==> flow/design.v <==
`timescale 1ns / 1ps
module FIFO(
       input clk,reset,
       input [7:0] w_data,
       output [7:0] r_data,
       input rd, wr,
       output full, empty
       );
    wire [2:0] r_addr, w_addr;
    wire w_en;
    register_file  REG( clk,r_addr,w_addr, w_data,r_data,  w_en) ;
    fifo_controller  CONTROLLER( clk, reset, wr, rd, full, empty, w_addr,r_addr,w_en);
endmodule
`timescale 1ns / 1ps
module fifo_controller(
   input clk, reset,
   input wr, rd,
   output reg full, empty,
   output [2:0] w_addr, r_addr,
   output w_en
);
    reg [2:0] w_ptr, r_ptr;
    reg [2:0] w_ptr_next, r_ptr_next;
    reg full_next, empty_next;
    always @(posedge clk or posedge reset) begin
        if (reset) begin
            w_ptr <= 0;
            r_ptr <= 0;
            full <= 1'b0;
            empty <= 1'b1;
        end else begin
            w_ptr <= w_ptr_next;
            r_ptr <= r_ptr_next;
            full <= full_next;
            empty <= empty_next;
        end
    end
    always @(*) begin
        w_ptr_next = w_ptr;
        r_ptr_next = r_ptr;
        full_next = full;
        empty_next = empty;
        case ({wr, rd})
            2'b01:  
                if (~empty) begin
                    r_ptr_next = r_ptr + 1;
                    full_next = 1'b0;
                    if (r_ptr_next == w_ptr)
                        empty_next = 1'b1;
                end
            2'b10:  
                if (~full) begin
                    w_ptr_next = w_ptr + 1;
                    empty_next = 1'b0;
                    if (w_ptr_next == r_ptr)
                        full_next = 1'b1;
                end
            2'b11:  
                if (~full && ~empty) begin
                    w_ptr_next = w_ptr + 1;
                    r_ptr_next = r_ptr + 1;
                end
            default: begin
                w_ptr_next = w_ptr;
                r_ptr_next = r_ptr;
                full_next = full;
                empty_next = empty;
            end
        endcase
    end
    assign w_addr = w_ptr;
    assign r_addr = r_ptr;
    assign w_en = wr & (~full);
endmodule
`timescale 1ns / 1ps
module register_file(
   input clk,
   input [2:0] r_addr,w_addr,
   input[7:0] w_data,
   output [7:0] r_data,
   input w_en
   );
   reg [7:0] memory [0:7];
   always @(posedge clk) 
   begin 
   if(w_en)
   memory[w_addr]<=w_data;  
   end
   assign r_data=memory[r_addr];  
endmodule
# Reports on FIFO
# The steps from the RTL of FIFO to its reports follow in flow order.
# Line numbers count from 1 in the design file above.
# Cell names lack the library's common part.
design:
  top: "FIFO"
  clock_port: "clk"
  library: "sky130hd"
  corner: "tt_025C_1v80"

# After elaboration
# Counts by Yosys on the flattened word-level netlist (proc, flatten, opt, wreduce; memories kept). Register bits leave out memories and registers merged into their read ports (data or address). Print and check cells are left out. Cells with the same type and inputs are merged into one.
# Memory sizes are those after Yosys's memory passes, which may raise the word count (mostly to a power of two), join words into wider ones and drop unused or constant bits.
bits:
  wordCells: 43
  memories: 1
  ff_bits: 8
  mem_bits_rw: 64
  input_bits: 12
op_classes:
  mux: 17
  n_eq: 8
  reduce_logical: 8
  n_logic: 3
  n_addsub: 2
mem_list:
  columns: ["name", "size", "word_bits", "read_ports", "write_ports", "line", "rtl"]
  rows:
  - ["REG.memory", 8, 8, 1, 1, 83, "reg [7:0] memory [0:7];"]
op_table:
  columns: ["operator", "n"]
  rows:
  - ["two-way mux 3 bit", 5]
  - ["case mux 3 bit (select 2 bit)", 2]
  - ["two-way mux 8 bit", 1]
  - ["two-way mux 1 bit", 7]
  - ["nonzero test 2 bit", 3]
  - ["adder 3 x 1 -> 3 bit (second input constant)", 2]
  - ["equality test 3 bit", 2]
  - ["AND reduction 3 bit", 2]
  - ["equality test 2 bit (second input constant)", 2]
  - ["inequality test 2 bit (second input constant)", 2]
  - ["AND reduction 2 bit", 2]
  - ["case mux 1 bit (select 2 bit)", 2]
  - ["NOT 1 bit", 2]
  - ["equality test 2 x 1 -> 1 bit (second input constant)", 1]
  - ["inequality test 2 x 1 -> 1 bit (second input constant)", 1]
  - ["AND 1 bit", 1]
  - ["logical AND 1 bit", 1]

# Depth
# Yosys ltp: most cells in a row. Word level: on the elaborated netlist, between registers, memories and ports. Mapped: between sequential cells and ports; inverters and the memories' decode and read muxes count.
logic_depth:
  ltp_word: 5
  ABC_AREA: 0
  mapped_depth: 4

# Netlist
# Source: synth_stat.txt of the flow (Yosys; design flattened, memories mapped). It holds for the ABC_AREA given above (unset counts as 0); a run with the other value may have another netlist.
# Totals and module areas in this step are rounded.
types:
  columns: ["cell_type", "n", "area_total_um2"]
  rows:
  - ["edfxtp_1", 64, 1.92E+03]
  - ["mux4_1", 8, 210.202]
  - ["mux4_2", 8, 180.173]
  - ["dfrtp_1", 7, 175.168]
  - ["mux2_4", 8, 120.115]
  - ["xnor2_1", 8, 70.067]
  - ["dfstp_2", 1, 26.275]
  - ["ha_1", 2, 25.024]
  - ["mux2_2", 2, 22.522]
  - ["buf_12", 1, 20.019]
  - ["nor3_1", 4, 20.019]
  - ["nand2_1", 5, 18.768]
  - ["nand2b_1", 3, 18.768]
  - ["o41ai_1", 2, 17.517]
  - ["xor2_1", 2, 17.517]
  - ["buf_2", 3, 15.014]
  - ["nand3_1", 3, 15.014]
  - ["nor2b_1", 2, 12.512]
# Not listed: further types 8, cells in them 13.
mapped:
  area_mm2: 0.003
  ffs: 72
  seq_area_mm2: 0.0021
  cell_count: 146
  buffers: 8
# By module: a second synthesis without flattening, with its own total; a netlist apart from the flattened one above.
unflattened:
  cells_unflattened: 144
  area_unflattened_mm2: 0.003
# Rows give one instance, submodules left out.
modules:
  columns: ["mod", "n_cells", "area_mm2", "mod_seq_area_mm2", "n_inst"]
  rows:
  - ["register_file", 106, 0.0025, 0.0019, 1]
  - ["fifo_controller", 38, 0.00042, 0.0002, 1]
  - ["FIFO", 0, 0, 0, 1]

# Worst setup path after synthesis
# OpenSTA on the mapped netlist: ideal clock, no wires. The path of least setup slack (recovery checks aside). Input and output delay are each 20% of the period. Register names are those of the netlist, which keeps one name where synthesis merged equal registers.
synth_timing:
  path_type: "register to register"
  startpoint: "register CONTROLLER.w_ptr[2]"
  endpoint: "memory REG.memory[0][0]"
  tclk_ns: 1.96
  path_slack_ns: -0.001
  stages: 4
  t_first_pin_ns: 0.000
  setup_time_ns: 0.383
  arrival_ns: 1.578
  delay_ns: 1.961
  path_buffers: 1
  synth_period_reached_ns: 1.961
# "delay_ns" = arrival - input delay + setup time.
# "stages": output pins that drive a net of the path, with the launching flip-flop's if there is one; two outputs of one cell count as two.
# "synth_period_reached_ns" = period - worst setup slack (recovery checks aside). The figure is calculated, with input and output delays left at 20% of the set period.
# Between the ends stands the longest chain of elaborated cells between them, by number of cells; it is not shown to be the way that was timed. Of several equally long chains one is given.
# Each line given opens the expression or statement behind the cell; cells for indexed reads and writes are added by Yosys, which also makes memories of some case tables.
synth_via:
  path_cell_list: "dfrtp_1 -> clkbuf_1 -> or3b_2 -> nor3_1"
  elab_chain_len: 1
  cells_between: 1
  lines_between: 1
  classes_between: "mux (1)"
synth_lines:
  columns: ["element", "line", "rtl"]
  rows:
  - ["from (decl)", 22, "reg [2:0] w_ptr, r_ptr;"]
  - ["from (assign)", 27, "w_ptr <= 0;"]
  - ["from (assign)", 32, "w_ptr <= w_ptr_next;"]
  - ["two-way mux 3 bit", 86, "if(w_en)"]
  - ["to (decl)", 83, "reg [7:0] memory [0:7];"]

# Worst path after layout
# Path of least setup slack in the final report of run B (OpenROAD, finished layout, wires in). Where an end is a register, its clock arrival counts in the times.
layout_timing:
  path_type: "register to output"
  startpoint: "register CONTROLLER.r_ptr[1]"
  endpoint: "output port r_data[4]"
  stages: 7
  tclk_ns: 1.28
  out_delay_ns: 0.26
  path_buffers: 4
  t_first_pin_ns: 0.34
  path_slack_ns: -0.98
  arrival_ns: 2.01
# Between the ends stands the longest chain of elaborated cells between them, by number of cells; it is not shown to be the way that was timed. Of several equally long chains one is given.
# A memory read counts as a cell of the chain, while the word-level depth stops at memories.
layout_via:
  path_cell_list: "dfrtp_1 -> buf_6 -> buf_12 -> buf_6 -> mux4_2 -> mux2_4 -> buf_6"
  elab_chain_len: 1
  cells_between: 1
  lines_between: 1
  classes_between: "memory (1)"
layout_lines:
  columns: ["element", "line", "rtl"]
  rows:
  - ["from (decl)", 22, "reg [2:0] w_ptr, r_ptr;"]
  - ["from (assign)", 28, "r_ptr <= 0;"]
  - ["from (assign)", 33, "r_ptr <= r_ptr_next;"]
  - ["memory (8 x 8 bit)", 83, "reg [7:0] memory [0:7];"]
  - ["to (decl)", 5, "output [7:0] r_data,"]

# Module FIFO, platform sky130hd: 2 stored runs of the flow (Yosys, OpenROAD) with differing settings, in no particular order. Input and output delays are each 20% of the period that was set; the output load is 0.01 pF.
# By "achieved_period_ns" is meant the clock period of the run minus its worst setup slack. This is arithmetic on one report: input and output delays are still those of the set period (20% each).
# "worstPathTime_ns" means the part of the period allowed to the worst setup path (the constraints hold back 20% at inputs and 20% at outputs) less its slack; where the path has registers, the arrival times of their clocks count too.
# By "total_power_mw" is meant OpenSTA's value without simulated activity: inputs other than the clock are taken to toggle once in ten clock periods, and the tool carries that through the logic.
# The results are shown rounded.
runs:
  - name: "run A"
    settings:
      period_ns: 1.82
      CORE_UTILIZATION: 71
      PLACE_DENSITY: 0.83
      CORE_ASPECT_RATIO: 1.17
      CELL_PAD_IN_SITES_DETAIL_PLACEMENT: 2
      TNS_END_PERCENT: 85
      ABC_AREA: 0
      GPL_TIMING_DRIVEN: 0
      MAX_ROUTING_LAYER: "met4"
      CAP_MARGIN: 20
      CORE_MARGIN: 2
      SLEW_MARGIN: 20
    outcome: "incomplete, placement halted on DPL-0033"
  - name: "run B"
    settings:
      period_ns: 1.28
      CORE_UTILIZATION: 52
      SETUP_SLACK_MARGIN: 0.16
      PLACE_DENSITY_LB_ADDON: 0.23
      CELL_PAD_IN_SITES_GLOBAL_PLACEMENT: 0
      GPL_TIMING_DRIVEN: 0
      GPL_ROUTABILITY_DRIVEN: 1
      CTS_CLUSTER_SIZE: 75
      CAP_MARGIN: 10
      MIN_ROUTING_LAYER: "met1"
      CORE_MARGIN: 2
      SLEW_MARGIN: 20
    results:
      ys_area_mm2: 0.003
      final_die_area_mm2: 0.0063
      stdcell_area_mm2: 0.0043
      finish.utilization_frac: 0.79
      worst_setup_slack_ns: -0.98
      fin_tns_ns: -20
      total_power_mw: 11
      achieved_period_ns: 2.262
      worstPathTime_ns: 2.01
      critical_path_type: "register to output"
